==> flow/design.v <==
module pwn(
	input 			clk			,
	input 			rst_n		,
	input 			cnt_en		,
	input 	[31:0]	counter_arr	,
	input 	[31:0]	counter_ccr	,
	output 	reg 	o_pwn
);
	reg [31:0]counter;
	always@(posedge clk or negedge rst_n)
	if(!rst_n)
		counter <= 32'd0;
	else if(cnt_en)
		begin
			if(counter == 0)
				counter <= counter_arr;
			else 
				counter <= counter - 1'b1;
		end 
	else 
		counter <= counter_arr;
	always@(posedge clk or negedge rst_n)
	if(!rst_n)	
		o_pwn <= 1'b0;
	else if(counter >= counter_ccr)
		o_pwn <= 1'b0;
	else 
		o_pwn <= 1'b1;
endmodule 
module pwn_beep(clk,rst_n,beep);
	input clk;
	input rst_n;
	output beep;
	reg [31:0]counter_arr;
	wire [31:0]counter_ccr;
	reg [25:0]delay_cnt;
	reg [4:0]number;
	localparam 
		L1 = 191130,
		L2 = 170241,
		L3 = 151698,
		L4 = 143183,
		L5 = 127550,
		L6 = 113635,
		L7 = 101234;
	assign counter_ccr = counter_arr >> 1;
	pwn pwn1(
		.clk(clk),
		.rst_n(rst_n),
		.cnt_en(1'b1),
		.counter_arr(counter_arr),
		.counter_ccr(counter_ccr),
		.o_pwn(beep)
	);
	always@(posedge clk or negedge rst_n)
	if(!rst_n)
		delay_cnt <= 25'd0;
	else if(delay_cnt == 0)
		delay_cnt <= 25'd24999999;
	else 
		delay_cnt <= delay_cnt + 1'b1;
	always@(posedge clk or negedge rst_n)
	if(!rst_n)
		number <= 5'd0;
	else if(delay_cnt == 0)
		begin
			if(number == 5'd7)
				number <= 5'd0;
			else 
				number <= number + 1'b1;		
		end 
	else 
		number <= number;
	always@(*)
		case(number)
			0:counter_arr = L1;
			1:counter_arr = L2;
			2:counter_arr = L3;
			3:counter_arr = L4;
			4:counter_arr = L5;
			5:counter_arr = L6;
			6:counter_arr = L7;
			default:counter_arr = L1;
		endcase
endmodule 
# Reports on pwn_beep

What the tools print for pwn_beep, step after step.
Line numbers count from 1 in the design file above.
Operators carry their Yosys type and port widths (W data, S select, Z words).
Cell names lack the library's common part.
Not given: --

Top module: pwn_beep
Clock: clk
Standard-cell library: sky130hd
Timing corner: tt_025C_1v80

# After elaboration

Yosys after proc, flatten, opt, wreduce and memory -nomap, before mapping. Enables and synchronous resets that opt folds into registers are not counted as muxes. Memory bits, and registers merged into a memory's read port (data or address), are not among the register bits. Print and check cells are not counted. Equal cells are merged and count once.

Flip-flop bits (word level): 64
Input bits: 2
Output and inout port bits: 1
Word-level cells: 22

$add $sub $neg: 3
Order comparisons: 1
Eq/ne operators: 7
Muxes and demuxes: 5
Reduce/logical cells: 2

Operators by type and width:

| kind                    | number |
| $pmux W18 S6            | 1 |
| $sub A32 B1 Y32 const B | 1 |
| $ge A32 B17 Y1          | 1 |
| $logic_not A32 Y1       | 1 |
| $mux W32                | 1 |
| $add A26 B1 Y26 const B | 1 |
| $logic_not A26 Y1       | 1 |
| $mux W26                | 1 |
| $eq A5 B3 Y1 const B    | 4 |
| $eq A5 B2 Y1 const B    | 2 |
| $add A5 B1 Y5 const B   | 1 |
| $eq A5 B1 Y1 const B    | 1 |
| $mux W5                 | 1 |
| $mux W1                 | 1 |

# Logic depth

Longest topological path by Yosys (ltp), each cell counted once; first at word level (registers and memories cut), then after technology mapping (sequential cells cut; the memories' decode and read muxes count).

Depth after elaboration: 4
ABC_AREA: 0
Depth in mapped cells: 12
Depth with buffers taken out: 12

# Mapped cells and area

The flow's flattened synthesis, as Yosys stat reports it; memories are mapped. The netlist is that of the ABC_AREA named above (0 if unset); the other value can give another one.
Totals and module areas in this step are rounded.

Cells in the netlist: 414
Chip area (Yosys): 3920 µm²
Area of sequential cells: 1600 µm²
Flip-flop cells: 64
Buffers: 14

Cell types:

| cell     | number | area in all (µm²) |
| dfrtp_1  | 64     | 1.6E+03 |
| ha_1     | 25     | 312.8 |
| xor2_1   | 21     | 183.926 |
| xnor2_1  | 18     | 157.651 |
| nor2_1   | 36     | 135.13 |
| nand2_1  | 35     | 131.376 |
| nand4_1  | 21     | 131.376 |
| o21ai_0  | 21     | 105.101 |
| a21oi_1  | 17     | 85.082 |
| nand3_1  | 17     | 85.082 |
| o31ai_1  | 10     | 75.072 |
| mux2i_1  | 7      | 70.067 |
| nor4_1   | 11     | 68.816 |
| nor3_1   | 12     | 60.058 |
| inv_1    | 14     | 52.55 |
| a21o_1   | 5      | 37.536 |
| and3_1   | 6      | 37.536 |
| clkbuf_1 | 10     | 37.536 |

Not listed: further types 39, cells in them 64.
By module: a second synthesis without flattening, with its own total; a netlist apart from the flattened one above.

Cells (unflattened synthesis): 505
Area (unflattened synthesis): 4440 µm²

Each row is one instance without its submodules.

Modules:

| module   | times used | cells | area (µm²) | sequential area (µm²) |
| pwn      | 1          | 305   | 2600       | 826 |
| pwn_beep | 1          | 200   | 1840       | 776 |

# Path before layout

Path of least setup slack by OpenSTA after synthesis, without wires, with an ideal clock, recovery checks aside; 20% of the period is set as input and as output delay. Where synthesis merged equal registers, the netlist keeps one of their names.

Path type: register to register
Start: register number[0]
End: register pwn1.o_pwn
Period: 2.74 ns
Library setup time: 0.125 ns
Time at the first pin: 0.000 ns
Arrival time: 2.699 ns
Data required time: 2.615 ns
Slack: -0.084 ns
Delay of the path: 2.824 ns
Stages: 13
Path buffers: 1
Synthesis period reached: 2.824 ns

"delay of the path" = arrival - input delay + setup time.
"stages" counts driving pins, that of a launching flip-flop among them; a cell with two outputs on the path counts twice.
"synthesis period reached" = period - worst setup slack (recovery checks aside). The figure is calculated, with input and output delays left at 20% of the set period.
The rows between start and end are the longest chain of elaborated cells between them; the timing report does not say that the signal goes this way. Where chains are equally long, one stands for them.
A line is the first line of the expression or statement that the cell stems from. Yosys adds cells for indexed reads and writes and turns some case tables into memories.
A register here has more assigning lines than the two given.

Path through: dfrtp_1 inv_1 ha_1 clkbuf_1 nor2_1 a21oi_1 inv_1 ha_1 nand4_1 nor3_1 a21boi_0 or4b_1 a2111oi_0
Cells in the longest elaborated chain: 4
Elaborated cells on any way between the ends: 9
Source lines of those cells: 2
Classes of those cells: compare: 1; eq/ne: 6; mux: 2

RTL lines, path after synthesis:

| what            | line | text |
| start, declared | 37   | `reg [4:0]number;` |
| start, assigned | 70   | `number <= number + 1'b1;` |
| start, assigned | 73   | `number <= number;` |
| $eq A5 B3 Y1    | 75   | `case(number)` |
| $pmux W18 S6    | 75   |  |
| $ge A32 B17 Y1  | 25   | `else if(counter >= counter_ccr)` |
| $mux W1         | 25   |  |
| end, assigned   | 24   | `o_pwn <= 1'b0;` |
| end, assigned   | 26   | `o_pwn <= 1'b0;` |
| end, declared   | 7    | `output reg o_pwn` |

# Timing after layout

Path of least setup slack in the final report of run 2 (OpenROAD, finished layout, wires in). Where an end is a register, its clock arrival counts in the times.

Path type: register to register
Start: register number[1]
End: register pwn1.o_pwn
Period: 2.92 ns
Library setup time: 0.10 ns
Time at the first pin: 0.33 ns
Arrival time: 3.08 ns
Data required time: 3.15 ns
Slack: 0.07 ns
Stages: 12
Path buffers: 2

The rows between start and end are the longest chain of elaborated cells between them; the timing report does not say that the signal goes this way. Where chains are equally long, one stands for them.
A register here has more assigning lines than the two given.

Path through: dfrtp_2 buf_6 ha_4 buf_6 mux2i_2 nor3_2 ha_1 nand4_1 nor3_2 a21boi_2 or4b_4 a2111oi_4
Cells in the longest elaborated chain: 4
Elaborated cells on any way between the ends: 9
Source lines of those cells: 2
Classes of those cells: compare: 1; eq/ne: 6; mux: 2

RTL lines, path after layout:

| what            | line | text |
| start, declared | 37   | `reg [4:0]number;` |
| start, assigned | 70   | `number <= number + 1'b1;` |
| start, assigned | 73   | `number <= number;` |
| $eq A5 B3 Y1    | 75   | `case(number)` |
| $pmux W18 S6    | 75   |  |
| $ge A32 B17 Y1  | 25   | `else if(counter >= counter_ccr)` |
| $mux W1         | 25   |  |
| end, assigned   | 24   | `o_pwn <= 1'b0;` |
| end, assigned   | 26   | `o_pwn <= 1'b0;` |
| end, declared   | 7    | `output reg o_pwn` |

Wiki page: pwn_beep / flow data

Flow measurements of pwn_beep on sky130hd: 2 stored runs with different settings, listed in no order. Input and output delays are each 20% of the period that was set; the output load is 0.01 pF.
By "achieved clock period" is meant the clock period of the run minus its worst setup slack. This is arithmetic on one report: input and output delays are still those of the set period (20% each).
By "allowed time less slack (worst setup path)" is meant the share of the clock period that the worst setup path is allowed (20% is reserved at inputs, 20% at outputs), minus its slack. Clock arrival times at its registers enter into it.
"total power of the final layout" rests on the timing tool's default activity at the inputs, not on a simulated workload.
Results are given in rounded form.
Among the settings, n/a means not set for that run.
Among the results, n/a means that no value is shown for the run.

| setting or result                               | run 1 | run 2                |
| period_ns                                       | 1.82  | 2.92                 |
| CORE_UTILIZATION                                | 52    | 40                   |
| SETUP_SLACK_MARGIN                              | 0.01  | n/a                  |
| PLACE_DENSITY_LB_ADDON                          | 0.12  | n/a                  |
| CORE_ASPECT_RATIO                               | 1.23  | n/a                  |
| CELL_PAD_IN_SITES_DETAIL_PLACEMENT              | 2     | n/a                  |
| ABC_AREA                                        | 0     | n/a                  |
| GPL_TIMING_DRIVEN                               | 1     | n/a                  |
| GPL_ROUTABILITY_DRIVEN                          | 1     | n/a                  |
| CTS_CLUSTER_SIZE                                | 57    | n/a                  |
| CAP_MARGIN                                      | 20    | 20                   |
| CORE_MARGIN                                     | 2     | 2                    |
| SLEW_MARGIN                                     | 20    | 20                   |
| worst setup slack after layout (ns)             | n/a   | 0.074                |
| achieved clock period (ns)                      | n/a   | 2.846                |
| overall die area (µm²)                          | n/a   | 10600                |
| total power of the final layout (W)             | n/a   | 0.00167              |
| standard-cell area after routing (µm²)          | n/a   | 4620                 |
| allowed time less slack (worst setup path) (ns) | n/a   | 2.85                 |
| kind of the worst setup path                    | n/a   | register to register |
| post-synthesis cell area (µm²)                  | n/a   | 3920                 |
| final setup TNS (ns)                            | n/a   | 0.000                |
| post-route utilization (%)                      | n/a   | 48.0                 |

Run 1: stopped before the end: placement reported DPL-0033
